==> flow/design.v <==
`timescale 1ns / 1ps
module fifo(
    input clk,
	 input reset_n,
    input [7:0] data_in,
    output [7:0] data_out,
    input push,
    input pop,
	 output empty,
	 output full
);
	reg [7:0] buffer[3:0];
	reg [1:0] rd_idx;
	reg [1:0] wr_idx;
	reg empty_n;
	assign empty = ~empty_n;
	assign full = ( wr_idx == rd_idx ) && ~empty;
	assign data_out[7:0] = buffer[rd_idx][7:0];
	wire [1:0] rd_idx_next = rd_idx + 2'd1;
	wire [1:0] wr_idx_next = wr_idx + 2'd1;
	reg push_r, pop_r;
	always @(posedge clk) begin
		push_r <= push;
		pop_r <= pop;
	end
	wire push_pe = ~push_r && push;
	wire pop_pe = ~pop_r && pop;
	always @(posedge clk) begin
		if( ~reset_n ) begin
			rd_idx <= 2'd0;
			wr_idx <= 2'd0;
			empty_n <= 1'b0;
		end else if( push_pe && ~full ) begin
			wr_idx <= wr_idx_next;
			buffer[wr_idx] <= data_in[7:0];
			empty_n <= 1'b1;
		end else if( pop_pe && ~empty ) begin
			rd_idx <= rd_idx_next;
			empty_n <= (wr_idx != rd_idx_next);
		end
	end
endmodule
`timescale 1ns / 1ns
module uart(
		input clk,
		input reset_n,
		input rx,
		output reg tx,
		input [15:0] data_write,
		output reg [15:0] data_read,
		input [7:0] addr,
		input uds,
		input lds,
		input rw,
		output reg ack,
		output tx_active,
		input rx_avail_clear_i,
		output [1:0] interrupt
    );
parameter SYS_CLK = 'd25_000_000;
parameter BAUDRATE = 'd115200;
reg tx_start;
reg [8:0] baud;
wire tick = (baud[8:0] == (SYS_CLK/BAUDRATE));
always @(posedge clk) begin
	if(tx_start || tick) begin
		baud <= 0;
	end else begin
		baud <= baud + 'd1;
	end
end
reg [7:0] tx_reg;
reg rx_is_being_read;  
reg status_is_being_read;  
wire [7:0] fifo_out;
reg fifo_pop;
wire [7:0] status;
reg rx_avail_flag;
assign rx_avail = rx_avail_flag;
always @(posedge clk) begin
	data_read[15:0] = 16'h0;
	ack = 1'b0;
	tx_start = 0;
	rx_is_being_read = 1'b0;
	status_is_being_read = 1'b0;
	fifo_pop = 1'b0;
	if( ~reset_n ) begin
	end else
	if( rw ) begin  
		if( addr[7:1] == 7'd0 ) begin
			if( uds ) begin  
			end
			if( lds ) begin  
			end
			ack = 1;
		end else
		if( addr[7:1] == 7'd1 ) begin
			ack = 1'b1;
			if( uds ) begin  
			end
			if( lds ) begin  
				data_read[7:0] = fifo_out[7:0];
				rx_is_being_read = 1'b1;
				fifo_pop = 1;
			end
		end else
		if( addr[7:1] == 7'd2 ) begin
			if( uds ) begin  
			end
			if( lds ) begin  
			end
			ack = 1'b1;
		end else
		if( addr[7:1] == 7'd3 ) begin
			ack = 1'b1;
			if( uds ) begin  
			end
			if( lds ) begin  
				data_read[7:0] = status[7:0];
				status_is_being_read = 1'b1;
			end
		end
	end else begin  
		if( addr[7:1] == 7'd0 ) begin
			if( uds ) begin  
			end
			if( lds ) begin  
			end
			ack = 1'b1;
		end else
		if( addr[7:1] == 7'd1 ) begin
			if( uds ) begin  
				if( tx_active == 0 ) begin
					ack = 1'b1;
				end
			end
			if( lds ) begin  
				if( tx_active == 0 ) begin
					tx_start = 1;
					ack = 1'b1;
				end
			end
		end else
		if( addr[7:1] == 7'd2 ) begin
			if( uds ) begin  
			end
			if( lds ) begin  
			end
			ack = 1'b1;
		end else
		if( addr[7:1] == 7'd3 ) begin
			if( uds ) begin  
			end
			if( lds ) begin  
			end
			ack = 1'b1;
		end
	end  
end
reg [3:0] state_tx;
reg tx_send_tick;
assign tx_active = (state_tx != 0) || tx_start;
always @(posedge clk) begin
	state_tx <= state_tx;
	tx <= tx;
	tx_send_tick <= 0;
	if( ~reset_n ) begin
		tx_reg <= 0;
		state_tx <= 0;
	end else begin
		case (state_tx)
			0: begin
				tx <= 1;
				state_tx <= 0;
				if( tx_start ) begin  
					tx_reg[7:0] <= data_write[7:0];
					tx <= 0;
					state_tx <= 1;
				end
			end
			1: begin
					tx <= 0;
					if( tick ) begin
						tx <= tx_reg[0];
						state_tx <= 2;
					end
				end
			2: begin
					tx <= tx_reg[0];
					if( tick ) begin
						tx <= tx_reg[1];
						state_tx <= 3;
					end
				end
			3: begin
					tx <= tx_reg[1];
					if( tick ) begin
						tx <= tx_reg[2];
						state_tx <= 4;
					end
				end
			4: begin
					tx <= tx_reg[2];
					if( tick ) begin
						tx <= tx_reg[3];
						state_tx <= 5;
					end
				end
			5: begin
					tx <= tx_reg[3];
					if( tick ) begin
						tx <= tx_reg[4];
						state_tx <= 6;
					end
				end
			6: begin
					tx <= tx_reg[4];
					if( tick ) begin
						tx <= tx_reg[5];
						state_tx <= 7;
					end
				end
			7: begin
					tx <= tx_reg[5];
					if( tick ) begin
						tx <= tx_reg[6];
						state_tx <= 8;
					end
				end
			8: begin
					tx <= tx_reg[6];
					if( tick ) begin
						tx <= tx_reg[7];
						state_tx <= 9;
					end
				end
			9: begin
					tx <= tx_reg[7];
					if( tick ) begin
						tx <= 1;
						state_tx <= 10;
					end
				end
			10: begin
					tx <= 1;
					if( tick ) begin
						tx <= 1;
						state_tx <= 11;
					end
				end
			11: begin
				tx <= 1;
				if( tick ) begin
					state_tx <= 12;
				end
			end
			12: begin
				tx <= 1;
				tx_send_tick <= 1;
				state_tx <= 0;
			end
			default: begin
					state_tx <= 0;
					tx <= 1;
				end
		endcase
	end
end
reg [8:0] baud_rx;
reg baud_start;
reg rx_overflow_flag;
wire baud_reset = (baud_rx[8:0] == (SYS_CLK/BAUDRATE));
wire tick_rx = (baud_rx[8:0] == (SYS_CLK/BAUDRATE)/2);
always @(posedge clk) begin
	if(baud_start || baud_reset ) begin
		baud_rx <= 0;
	end else begin
		baud_rx <= baud_rx + 9'd1;
	end
end
reg [3:0] state_rx;
reg rx_avail_tick;
reg [7:0] rx_reg;
always @(posedge clk) begin
	state_rx <= state_rx;
	baud_start <= 0;
	rx_avail_tick <= 0;
	if( ~reset_n ) begin
		state_rx <= 0;
		rx_reg <= 0;
	end else begin
		case ( state_rx )
			0:  
			begin
				if( rx == 0 ) begin
					baud_start <= 1;  
					state_rx <= 1;
				end
			end
			1:  
			if( tick_rx ) begin
				state_rx <= 2;
				if(rx == 1) begin
					state_rx <= 0;  
				end
			end
			2:  
			if( tick_rx ) begin
				rx_reg[0] <= rx;
				state_rx <= 3;
			end
			3:  
			if( tick_rx ) begin
				rx_reg[1] <= rx;
				state_rx <= 4;
			end
			4:  
			if( tick_rx ) begin
				rx_reg[2] <= rx;
				state_rx <= 5;
			end
			5:  
			if( tick_rx ) begin
				rx_reg[3] <= rx;
				state_rx <= 6;
			end
			6:  
			if( tick_rx ) begin
				rx_reg[4] <= rx;
				state_rx <= 7;
			end
			7:  
			if( tick_rx ) begin
				rx_reg[5] <= rx;
				state_rx <= 8;
			end
			8:  
			if( tick_rx ) begin
				rx_reg[6] <= rx;
				state_rx <= 9;
			end
			9:  
			if( tick_rx ) begin
				rx_reg[7] <= rx;
				state_rx <= 10;
			end
			10:  
			if( tick_rx ) begin
				if( rx == 1) begin
					rx_avail_tick <= 1;  
				end
				state_rx <= 0;
			end
			default: state_rx <= 0;
		endcase
	end
end
wire fifo_empty;
wire fifo_full;
always @(posedge clk) begin
	if( ~reset_n || rx_is_being_read || rx_avail_clear_i ) begin
		rx_avail_flag <= 1'b0;
	end else
	if(rx_avail_tick==1'b1) begin
		rx_avail_flag <= 1'b1;
	end
end
always @(posedge clk) begin
	if( ~reset_n || status_is_being_read ) begin
		rx_overflow_flag <= 0;
	end else
	if( rx_avail_tick && fifo_full ) begin
		rx_overflow_flag <= 1;
	end
end
fifo fifo_rx (
    .clk(clk), 
    .reset_n(reset_n), 
    .data_in(rx_reg), 
    .data_out(fifo_out), 
    .push(rx_avail_tick), 
    .pop(fifo_pop), 
    .empty(fifo_empty), 
    .full(fifo_full)
);
assign status[7:0] = { 5'd0, rx_overflow_flag, tx_active, ~fifo_empty };
assign interrupt[1:0] = { tx_send_tick, rx_avail_tick };
endmodule
* Reports on uart
Tool output for the design above, in the order of the flow.
Line numbers count from 1 in the design file above.
The mark - stands for no value.
- Design top :: uart
- Clock port :: clk
- Standard-cell library :: sky130hd
- Timing corner :: tt_025C_1v80

* Word-level counts
Source: Yosys, flattened and elaborated, memories not mapped. Widths are those after wreduce. Print and check cells do not count. Equal cells are merged and count once.
Memory sizes are those after Yosys's memory passes, which may raise the word count (mostly to a power of two), join words into wider ones and drop unused or constant bits.
- Bits in registers :: 66
- Memory bits (writable) :: 32
- Clocked read ports x word width :: 8
- Memories :: 1
- Input bits :: 31
- $add $sub $neg :: 4
- Eq/ne operators :: 52
- Multiplexer cells :: 67
- Bitwise operators :: 9
- Reduce/logical cells :: 33
** Memories
- fifo_rx.buffer :: depth 4, bits a word 8, rd ports 1, wr ports 1, line 12 : reg [7:0] buffer[3:0];
** Operators with widths (number)
- 4-bit 2-to-1 mux :: 22
- 4-bit parallel mux with 12-bit select :: 1
- 2-bit != test (second input constant) :: 22
- 4-bit parallel mux with 11-bit select :: 1
- 4-bit by 3-bit == test with 1-bit output (second input constant) :: 8
- 4-bit == test (second input constant) :: 8
- 8-bit 2-to-1 mux :: 4
- 1-bit 2-to-1 mux :: 30
- 11-bit AND reduction :: 2
- 2-bit AND reduction :: 11
- 9-bit by 1-bit adder with 9-bit output (second input constant) :: 2
- 9-bit by 8-bit == test with 1-bit output (second input constant) :: 2
- 4-bit by 2-bit == test with 1-bit output (second input constant) :: 4
- 7-bit by 2-bit == test with 1-bit output (second input constant) :: 2
- 1-bit parallel mux with 10-bit select :: 1
- 2-bit 2-to-1 mux :: 5
- 1-bit inverter :: 9
- 9-bit by 7-bit == test with 1-bit output (second input constant) :: 1
- 3-bit 2-to-1 mux :: 3
- 4-bit by 1-bit == test with 1-bit output (second input constant) :: 2
- 4-bit zero test :: 2
- 7-bit by 1-bit == test with 1-bit output (second input constant) :: 1
- 7-bit zero test :: 1
- 1-bit logical AND :: 6
- 6-bit OR reduction :: 1
- 5-bit OR reduction :: 1
- 1-bit logical OR :: 4
- 2-bit by 1-bit adder with 2-bit output (second input constant) :: 2
Not listed: further kinds 7, cells in them 7.

* Logic depth
Depth = most cells in a row (Yosys ltp): at word level without a register or memory, in the mapped netlist without a sequential cell, where the memories' decode and read muxes count.
- Depth in word-level cells :: 9
- ABC_AREA :: 0
- Mapped depth :: 8

* After synthesis
Yosys stat after the flow's synthesis: flattened, memories mapped to cells. It holds for the ABC_AREA given above (unset counts as 0); a run with the other value may have another netlist.
- Standard cells after synthesis :: 396
- Synthesis area :: 0.0044355 mm2
- Sequential area :: 0.0024724 mm2
- Flip-flop cells :: 107
** Cell types
- sky130_fd_sc_hd__dfxtp_1 :: number 74, total area 1.48E+03 um2
- sky130_fd_sc_hd__edfxtp_1 :: number 33, total area 990.95 um2
- sky130_fd_sc_hd__mux4_2 :: number 8, total area 180.173 um2
- sky130_fd_sc_hd__nand2_1 :: number 34, total area 127.622 um2
- sky130_fd_sc_hd__a21boi_0 :: number 16, total area 120.115 um2
- sky130_fd_sc_hd__mux2i_1 :: number 12, total area 120.115 um2
- sky130_fd_sc_hd__nor2_1 :: number 32, total area 120.115 um2
- sky130_fd_sc_hd__xor2_1 :: number 13, total area 113.859 um2
- sky130_fd_sc_hd__ha_1 :: number 9, total area 112.608 um2
- sky130_fd_sc_hd__nor2b_1 :: number 18, total area 112.608 um2
- sky130_fd_sc_hd__nand3_1 :: number 19, total area 95.091 um2
- sky130_fd_sc_hd__buf_4 :: number 11, total area 82.579 um2
- sky130_fd_sc_hd__nand2b_1 :: number 13, total area 81.328 um2
- sky130_fd_sc_hd__xnor2_1 :: number 7, total area 61.309 um2
- sky130_fd_sc_hd__clkbuf_1 :: number 13, total area 48.797 um2
- sky130_fd_sc_hd__inv_1 :: number 12, total area 45.043 um2
- sky130_fd_sc_hd__and2_1 :: number 7, total area 43.792 um2
- sky130_fd_sc_hd__nand4_1 :: number 5, total area 31.28 um2
Not listed: further types 35, cells in them 60.
The figures by module come from a second, unflattened synthesis with its own total; it is not the netlist above.
- Cell total of the unflattened synthesis :: 413
- Area total of the unflattened synthesis :: 0.0045719 mm2
Rows give one instance, submodules left out.
** Modules
- uart :: times used 1, cells 308, area 0.0028315 mm2, sequential area 0.0013313 mm2
- fifo :: times used 1, cells 105, area 0.0017404 mm2, sequential area 0.0011411 mm2

* Timing after synthesis
OpenSTA on the mapped netlist: ideal clock, no wires. The path of least setup slack (recovery checks aside). Input and output delay are each 20% of the period. Register names are those of the netlist, which keeps one name where synthesis merged equal registers.
- Path kind :: input -> register
- Start point :: input port reset_n
- End point :: register data_read[4]
- Period :: 2.08 ns
- External input delay :: 0.416 ns
- Arrival time :: 1.609 ns
- Required time :: 2.015 ns
- Slack :: 0.406 ns
- Path delay :: 1.258 ns
- Stages :: 6
- Buffers on the path :: 1
- Synthesis period reached :: 1.674 ns
"path delay" = arrival - input delay + setup time.
"stages": output pins that drive a net of the path, with the launching flip-flop's if there is one; two outputs of one cell count as two.
"synthesis period reached" = period - worst setup slack (recovery checks aside). The figure is calculated, with input and output delays left at 20% of the set period.
Between the ends stands the longest chain of elaborated cells between them, by number of cells; it is not shown to be the way that was timed. Of several equally long chains one is given.
Each line given opens the expression or statement behind the cell; cells for indexed reads and writes are added by Yosys, which also makes memories of some case tables.
At most two assigning lines are given for a register; there are more.
- Cell sequence :: sky130_fd_sc_hd__buf_4 -> sky130_fd_sc_hd__or4b_1 -> sky130_fd_sc_hd__nor3_2 -> sky130_fd_sc_hd__nand4_2 -> sky130_fd_sc_hd__nand2b_4 -> sky130_fd_sc_hd__nor2b_1
- Length of the longest elaborated chain :: 2
- Elaborated cells on any way between the ends :: 2
- Classes of those cells :: logic (1); reduce/logical (1)
** Ends and longest elaborated chain, after synthesis
- start: declaration :: line 46 : input reset_n,
- 1-bit inverter
- 3-bit OR reduction
- end: assignment :: line 102 : data_read[7:0] = fifo_out[7:0];
- end: assignment :: line 119 : data_read[7:0] = status[7:0];
- end: declaration :: line 50 : output reg [15:0] data_read,

* Timing after layout
From the final timing report of flow run A: the path of least setup slack in the routed layout; clock arrival at registers is part of the times.
- Path kind :: register -> output
- Start point :: register state_tx[1]
- End point :: output port tx_active
- Period :: 2.22 ns
- Output delay :: 0.44 ns
- Arrival time :: 1.60 ns
- Required time :: 1.78 ns
- Slack :: 0.17 ns
- Stages :: 5
- Buffers on the path :: 1
Between the ends stands the longest chain of elaborated cells between them, by number of cells; it is not shown to be the way that was timed. Of several equally long chains one is given.
At most two assigning lines are given for a register; there are more.
- Cell sequence :: sky130_fd_sc_hd__dfxtp_1 -> sky130_fd_sc_hd__or2_2 -> sky130_fd_sc_hd__nor4_4 -> sky130_fd_sc_hd__inv_2 -> sky130_fd_sc_hd__dlygate4sd2_1
- Length of the longest elaborated chain :: 2
- Elaborated cells on any way between the ends :: 2
- Classes of those cells :: reduce/logical (2)
** Ends and longest elaborated chain, after layout
- start: declaration :: line 160 : reg [3:0] state_tx;
- start: assignment :: line 164 : state_tx <= state_tx;
- start: assignment :: line 169 : state_tx <= 0;
- 4-bit nonzero test :: line 162 : assign tx_active = (state_tx != 0) || tx_start;
- 1-bit logical OR :: line 162
- end: declaration :: line 56 : output tx_active,

Top module uart; platform sky130hd; tools Yosys and OpenROAD; 2 stored runs in no particular order. Input and output delays are each 20% of the period that was set; the output load is 0.01 pF.
"period reached" = clock period - worst setup slack. The figure is calculated, with input and output delays left at 20% of the set period.
"worst setup path time" is the time allowed to the run's worst setup path (the clock period less input and output delay, where it has them) less its slack. Clock arrival times count: a late capture clock shortens it, a late launch clock lengthens it.
"power consumption": no workload was simulated; the value follows from the tool's default switching activity.

* Flow run A
** Files
==> flow/run.sh <==
#!/bin/bash
# the make line also repeats the synthesis and layout settings of config.mk as NAME=value (left out here)
make -C /OpenROAD-flow-scripts/flow DESIGN_CONFIG=/design/flow/config.mk WORK_HOME=/design/flow/orfs CLKGATE_MAP_FILE= finish
==> flow/config.mk <==
export PLATFORM = sky130hd
export DESIGN_NAME = uart
export DESIGN_NICKNAME = uart
export VERILOG_FILES = /design/flow/design.v
export SDC_FILE = /design/flow/constraint.sdc
export NUM_CORES = 4
export LEC_CHECK = 0
export CAP_MARGIN = 20
export CELL_PAD_IN_SITES_DETAIL_PLACEMENT = 0
export CORE_ASPECT_RATIO = 0.52
export CORE_MARGIN = 2
export CORE_UTILIZATION = 43
export CTS_CLUSTER_DIAMETER = 23
export MAX_ROUTING_LAYER = met4
export PLACE_DENSITY = 0.8
export SLEW_MARGIN = 40
==> flow/constraint.sdc <==
create_clock -name core_clock -period 2.22 [get_ports {clk}]
set_input_delay 0.4440 -clock core_clock [delete_from_list [all_inputs] [get_ports {clk}]]
set_output_delay 0.4440 -clock core_clock [all_outputs]
set_load 0.01 [all_outputs]
** Results
- Power consumption :: 4.159 mW
- Final setup TNS :: 0.000 ns
- Worst setup slack after layout :: 0.172 ns
- Post-route utilization :: 0.526
- Worst setup path time :: 1.60 ns
- Type of the worst setup path :: register -> output
- Standard-cell area after layout :: 0.0052225 mm2
- Yosys chip area after synthesis :: 0.0044355 mm2
- Full die area :: 0.0111878 mm2
- Period reached :: 2.048 ns
- Smallest hold slack :: 0.354 ns

* Flow run B
** Files
==> flow/run.sh <==
#!/bin/bash
# the make line also repeats the synthesis and layout settings of config.mk as NAME=value (left out here)
make -C /OpenROAD-flow-scripts/flow DESIGN_CONFIG=/design/flow/config.mk WORK_HOME=/design/flow/orfs CLKGATE_MAP_FILE= finish
==> flow/config.mk <==
export PLATFORM = sky130hd
export DESIGN_NAME = uart
export DESIGN_NICKNAME = uart
export VERILOG_FILES = /design/flow/design.v
export SDC_FILE = /design/flow/constraint.sdc
export NUM_CORES = 4
export LEC_CHECK = 0
export ABC_AREA = 0
export CAP_MARGIN = 30
export CORE_MARGIN = 9
export CORE_UTILIZATION = 25
export CTS_CLUSTER_DIAMETER = 27
export CTS_CLUSTER_SIZE = 87
export HOLD_SLACK_MARGIN = 0.23
export MIN_ROUTING_LAYER = met1
export PLACE_DENSITY_LB_ADDON = 0.19
export SETUP_SLACK_MARGIN = 0.81
export SLEW_MARGIN = 20
export TNS_END_PERCENT = 30
==> flow/constraint.sdc <==
create_clock -name core_clock -period 3.05 [get_ports {clk}]
set_input_delay 0.6100 -clock core_clock [delete_from_list [all_inputs] [get_ports {clk}]]
set_output_delay 0.6100 -clock core_clock [all_outputs]
set_load 0.01 [all_outputs]
** Results
- Power consumption :: 3.025 mW
- Worst setup slack after layout :: 0.941 ns
- Standard-cell area after layout :: 0.0052826 mm2
- Final setup TNS :: 0.000 ns
- Post-route utilization :: 0.304
- Worst setup path time :: 1.50 ns
- Type of the worst setup path :: register -> output
- Yosys chip area after synthesis :: 0.0044355 mm2
- Smallest hold slack :: 0.354 ns
- Period reached :: 2.109 ns
- Full die area :: 0.0228614 mm2
