==> flow/design.v <==
`timescale 1ns / 1ps
module timer(
		input clk,
		input reset_n,
		input [15:0] data_write,
		output reg [15:0] data_read,
		input [7:0] addr,
		input uds,
		input lds,
		input rw,
		output reg ack,
		output interrupt
);
reg [31:0] cnt;
reg [4:0] clk_div;
wire timer_clk = cnt[clk_div];
reg timer_clk_r;
always @(posedge clk) timer_clk_r <= timer_clk;
wire timer_tick = { timer_clk_r, timer_clk } == 2'b01;
reg [31:0] cmp;
reg [31:0] timer;
reg enable;
wire overflow = enable && ( timer == cmp );
reg overflow_r;
always @(posedge clk) overflow_r <= overflow;
assign interrupt = { overflow_r, overflow } == 2'b01;
wire [15:0] ctrl = { 8'd0, { 2'b00, clk_div[4:0], enable } };
wire [6:0] addr7 = addr[7:1];
always @(posedge clk) begin
	ack <= 1'b0;
	if( ~reset_n ) begin
		clk_div <= 0;
		cmp <= 0;
		enable <= 0;
	end else
	if( rw ) begin  
		if( addr[7:1] == 7'd0 ) begin
			if( uds ) begin  
				data_read[15:8] <= timer[31:24];
			end
			if( lds ) begin  
				data_read[7:0] <= timer[23:16];
			end
		end else
		if( addr[7:1] == 7'd1 ) begin
			if( uds ) begin  
				data_read[15:8] <= timer[15:8];
			end
			if( lds ) begin  
				data_read[7:0] <= timer[7:0];
			end
		end else
		if( addr[7:1] == 7'd2 ) begin
			if( uds ) begin  
				data_read[15:8] <= cmp[31:24];
			end
			if( lds ) begin  
				data_read[7:0] <= cmp[23:16];
			end
		end else
		if( addr[7:1] == 7'd3 ) begin
			if( uds ) begin  
				data_read[15:8] <= cmp[15:8];
			end
			if( lds ) begin  
				data_read[7:0] <= cmp[7:0];
			end
		end else		
		if( addr[7:1] == 7'd4 ) begin
			if( uds ) begin  
				data_read[15:8] <= 8'd1;
			end
			if( lds ) begin  
				data_read[7:0] <= 8'd2;
			end
		end else
		if( addr[7:1] == 7'd5 ) begin
			if( uds ) begin  
				data_read[15:8] <= 8'd3; 
			end
			if( lds ) begin  
				data_read[7:0] <= 8'd4; 
			end
		end
		if( uds || lds ) ack <= 1'b1;
	end else begin  
		if( addr[7:1] == 7'd0 ) begin
		end else
		if( addr[7:1] == 7'd1 ) begin
		end else
		if( addr[7:1] == 7'd2 ) begin
			if( uds ) begin  
				cmp[31:24] <= data_write[15:8];
			end
			if( lds ) begin  
				cmp[23:16] <= data_write[7:0];
			end
		end else
		if( addr[7:1] == 7'd3 ) begin
			if( uds ) begin  
				cmp[15:8] <= data_write[15:8];
			end
			if( lds ) begin  
				cmp[7:0] <= data_write[7:0];
			end
		end else
		if( addr[7:1] == 7'd4 ) begin
			if( uds ) begin  
			end
			if( lds ) begin  
			end
		end else
		if( addr[7:1] == 7'd5 ) begin
			if( uds ) begin  
			end
			if( lds ) begin  
				{ clk_div[4:0], enable } <= data_write[5:0];
			end
		end
		if( uds || lds ) ack <= 1;
	end
end
always @(posedge clk) begin
	if( ~reset_n ) begin
		timer <= 0;
	end else begin
		if( ~rw ) begin
			if( addr[7:1] == 7'd0 ) begin
				if( uds ) timer[31:24] <= data_write[15:8];
				if( lds ) timer[23:16] <= data_write[7:0];
			end else
			if( addr[7:1] == 7'd1 ) begin
				if( uds ) timer[15:8] <= data_write[15:8];
				if( lds ) timer[7:0] <= data_write[7:0];
			end
		end
		if( overflow && timer_tick ) begin
			timer <= 'd0;
		end else
		if( enable && timer_tick ) begin
			timer <= timer + 1'b1;
		end
	end
end
always @(posedge clk) begin
	if( ~reset_n ) begin
		cnt <= 0;
	end else
	if(enable) begin
		cnt <= cnt + 'd1;
	end
end
endmodule
---- Tool chain data of timer ----
Tool output for the design above, in the order of the flow.
Lines are those of the file above, counted from 1.
Library cell names are shortened.
Not given: --
set-up
  design top .............................. timer
  clock input ............................. clk
  standard-cell library ................... sky130hd
  timing corner ........................... tt_025C_1v80

---- Word level ----
Yosys after proc, flatten, opt, wreduce and memory -nomap, before mapping. Memory bits, and registers merged into a memory's read port (data or address), are not among the register bits. Print and check cells are not counted. Equal cells are merged and count once.
bit counts
  bits in registers ....................... 121
  bits of input ports ..................... 29
  output and inout port bits .............. 18
  cells after elaboration ................. 111
cells by class
  add/subtract/negate cells ............... 2
  equal/unequal tests ..................... 22
  shifts and indexed selects .............. 1
  muxes and demuxes ....................... 41
  bitwise gates (word level) .............. 7
  reduce/logical cells .................... 22
operators with widths
  cell                                            count
  2-to-1 mux 8 bit                                40
  adder 32 x 1 -> 32 bit with constant B          2
  equality test 32 bit                            1
  variable part select 32 x 5 -> 1 bit            1
  inequality test 2 bit with constant B           12
  AND reduction 9 bit                             2
  equality test 7 x 2 -> 1 bit with constant B    2
  equality test 7 x 3 -> 1 bit with constant B    2
  AND reduction 6 bit                             2
  AND reduction 5 bit                             2
  nonzero test 2 bit                              4
  AND reduction 4 bit                             2
  AND reduction 8 bit                             1
  NOT 1 bit                                       7
  equality test 7 x 1 -> 1 bit with constant B    1
  logical NOT 7 bit                               1
  AND reduction 3 bit                             2
  nonzero test 6 bit                              1
  equality test 2 x 1 -> 1 bit with constant B    2
  inequality test 2 x 1 -> 1 bit with constant B  2
  logical AND 1 bit                               3
  OR reduction 2 bit                              1
  logical OR 1 bit                                1
  2-to-1 mux 1 bit                                1

---- Logic depth ----
Depth = most cells in a row (Yosys ltp): at word level without a register or memory, in the mapped netlist without a sequential cell, where the memories' decode and read muxes count.
logic depth
  depth in word-level cells ............... 7
  ABC_AREA ................................ 0
  depth in mapped cells ................... 12

---- After synthesis ----
Source: synth_stat.txt of the flow (Yosys; design flattened, memories mapped). It holds for the ABC_AREA given above (unset counts as 0); a run with the other value may have another netlist.
cell types
  cell type  count  total area (sq um)
  dfxtp_1    105    2.1E+03
  mux2i_1    53     530.509
  edfxtp_1   16     480.461
  nand3_1    72     360.346
  xor2_1     41     359.094
  nand2_1    89     334.07
  and2_1     31     193.936
  a21boi_0   25     187.68
  xnor2_1    18     157.651
  nor2b_1    25     156.4
  a221oi_1   14     122.618
  a21oi_1    22     110.106
  or3_1      17     106.352
  nor3_1     21     105.101
  nor2_1     25     93.84
  a211oi_1   11     82.579
  clkbuf_1   22     82.579
  and3_1     13     81.328
Other cell types: 52; their cells: 179.
mapped netlist
  standard cells after synthesis .......... 799
  mapped area ............................. 7028.0 sq um
  sequential part of the area ............. 2582.5 sq um
  flip-flop cells ......................... 121
  buffers ................................. 50

---- Timing after synthesis ----
OpenSTA on the mapped netlist: ideal clock, no wires. The path of least setup slack (recovery checks aside). Input and output delay are each 20% of the period. Register names are those of the netlist, which keeps one name where synthesis merged equal registers.
timing path after synthesis
  kind .................................... input -> register
  start point ............................. input port addr[1]
  end point ............................... register data_read[0]
  period .................................. 4.12 ns
  input delay ............................. 0.824 ns
  library setup time ...................... 0.332 ns
  time at the first pin ................... 0.824 ns
  arrival ................................. 2.444 ns
  required time ........................... 3.788 ns
  path slack .............................. 1.344 ns
  path delay .............................. 1.952 ns
  stages .................................. 5
  path buffers ............................ 1
  synthesis period reached ................ 2.776 ns
"path delay" = arrival - input delay + setup time.
"stages": output pins that drive a net of the path, with the launching flip-flop's if there is one; two outputs of one cell count as two.
"synthesis period reached" = period - worst setup slack (recovery checks aside). The figure is calculated, with input and output delays left at 20% of the set period.
Between the ends stands the longest chain of elaborated cells between them, by number of cells; it is not shown to be the way that was timed. Of several equally long chains one is given.
A line is the first line of the expression or statement that the cell stems from. Yosys adds cells for indexed reads and writes and turns some case tables into memories.
A register here has more assigning lines than the two given.
Only ways into the end's enable, where the timed path ends, are counted here.
on the way, after synthesis
  cell sequence ........................... buf_2 or4b_2 nor4_4 o311a_1 and2_1
  length of the longest elaborated chain .. 3
ends and longest elaborated chain, after synthesis
  item                          RTL line  RTL
  from (decl)                   7         input [7:0] addr,
  equality test 7 x 1 -> 1 bit  45        if( addr[7:1] == 7'd1 ) begin
  inequality test 2 bit         --
  AND reduction 9 bit           --
  to (assign)                   42        data_read[7:0] <= timer[23:16];
  to (assign)                   50        data_read[7:0] <= timer[7:0];
  to (decl)                     6         output reg [15:0] data_read,

---- Path in the finished layout ----
Path of least setup slack in the final report of record 2 (OpenROAD, finished layout, wires in). Where an end is a register, its clock arrival counts in the times.
timing path post-layout
  kind .................................... register -> output
  start point ............................. register timer[17]
  end point ............................... output port interrupt
  period .................................. 3.7 ns
  output delay ............................ 0.74 ns
  time at the first pin ................... 0.42 ns
  arrival ................................. 2.75 ns
  required time ........................... 2.96 ns
  path slack .............................. 0.21 ns
  stages .................................. 7
  path buffers ............................ 1
Between the ends stands the longest chain of elaborated cells between them, by number of cells; it is not shown to be the way that was timed. Of several equally long chains one is given.
A register here has more assigning lines than the two given.
on the way, post-layout
  cell sequence ........................... dfxtp_1 xor2_1 nor4_1 nand3_1 or3_1 nor2_1 clkdlybuf4s50_1
  length of the longest elaborated chain .. 3
ends and longest elaborated chain, post-layout
  item                          RTL line  RTL
  from (decl)                   21        reg [31:0] timer;
  from (assign)                 130       if( lds ) timer[23:16] <= data_write[7:0];
  from (assign)                 141       timer <= timer + 1'b1;
  equality test 32 bit          23        wire overflow = enable && ( timer == cmp );
  logical AND 1 bit             23
  equality test 2 x 1 -> 1 bit  26        assign interrupt = { overflow_r, overflow } == 2'b01;
  to (decl)                     12        output interrupt

Wiki page: timer / flow data

Top module timer; platform sky130hd; tools Yosys and OpenROAD; 2 stored runs in no particular order. Input and output delays are each 20% of the period that was set; the output load is 0.01 pF.
"clock period reached": clock period set for the run, less the worst setup slack. It is reckoned from that one timing run; input and output delays stay at 20% of the period that was set.
By "critical path time" is meant the share of the clock period that the worst setup path is allowed (20% is reserved at inputs, 20% at outputs), minus its slack. Clock arrival times at its registers enter into it.
"power consumption" rests on the timing tool's default activity at the inputs, not on a simulated workload.

======== record 1 ========
==> flow/run.sh <==
#!/bin/bash
# the make line also repeats the synthesis and layout settings of config.mk as NAME=value (left out here)
make -C /OpenROAD-flow-scripts/flow DESIGN_CONFIG=/design/flow/config.mk WORK_HOME=/design/flow/orfs CLKGATE_MAP_FILE= finish
==> flow/config.mk <==
export PLATFORM = sky130hd
export DESIGN_NAME = timer
export DESIGN_NICKNAME = timer
export VERILOG_FILES = /design/flow/design.v
export SDC_FILE = /design/flow/constraint.sdc
export NUM_CORES = 4
export LEC_CHECK = 0
export CAP_MARGIN = 20
export CELL_PAD_IN_SITES_DETAIL_PLACEMENT = 2
export CELL_PAD_IN_SITES_GLOBAL_PLACEMENT = 1
export CORE_MARGIN = 2
export CORE_UTILIZATION = 66
export GPL_ROUTABILITY_DRIVEN = 1
export GPL_TIMING_DRIVEN = 1
export MAX_ROUTING_LAYER = met5
export SLEW_MARGIN = 20
export TNS_END_PERCENT = 20
==> flow/constraint.sdc <==
create_clock -name core_clock -period 3.01 [get_ports {clk}]
set_input_delay 0.6020 -clock core_clock [delete_from_list [all_inputs] [get_ports {clk}]]
set_output_delay 0.6020 -clock core_clock [all_outputs]
set_load 0.01 [all_outputs]

-------- record 1 --------
  unfinished; error GPL-0301 in placement

======== record 2 ========
==> flow/run.sh <==
#!/bin/bash
# the make line also repeats the synthesis and layout settings of config.mk as NAME=value (left out here)
make -C /OpenROAD-flow-scripts/flow DESIGN_CONFIG=/design/flow/config.mk WORK_HOME=/design/flow/orfs CLKGATE_MAP_FILE= finish
==> flow/config.mk <==
export PLATFORM = sky130hd
export DESIGN_NAME = timer
export DESIGN_NICKNAME = timer
export VERILOG_FILES = /design/flow/design.v
export SDC_FILE = /design/flow/constraint.sdc
export NUM_CORES = 4
export LEC_CHECK = 0
export ABC_AREA = 0
export CAP_MARGIN = 20
export CORE_MARGIN = 8
export CORE_UTILIZATION = 53
export CTS_CLUSTER_SIZE = 70
export GPL_TIMING_DRIVEN = 1
export PLACE_DENSITY_LB_ADDON = 0.02
export SLEW_MARGIN = 25
==> flow/constraint.sdc <==
create_clock -name core_clock -period 3.7 [get_ports {clk}]
set_input_delay 0.7400 -clock core_clock [delete_from_list [all_inputs] [get_ports {clk}]]
set_output_delay 0.7400 -clock core_clock [all_outputs]
set_load 0.01 [all_outputs]

-------- measured, record 2 --------
  die size ................................ 17201.6 sq um
  cell area after synthesis ............... 7028.0 sq um
  smallest setup slack .................... 0.214 ns
  total negative slack .................... 0.000 ns
  utilization of the finished layout ...... 62.5%
  clock period reached .................... 3.486 ns
  worst hold slack in the final report .... 0.487 ns
  std-cell area (final layout) ............ 8184.1 sq um
  power consumption ....................... 3.049 mW
  critical path time ...................... 2.75 ns
  kind of the worst setup path ............ register -> output
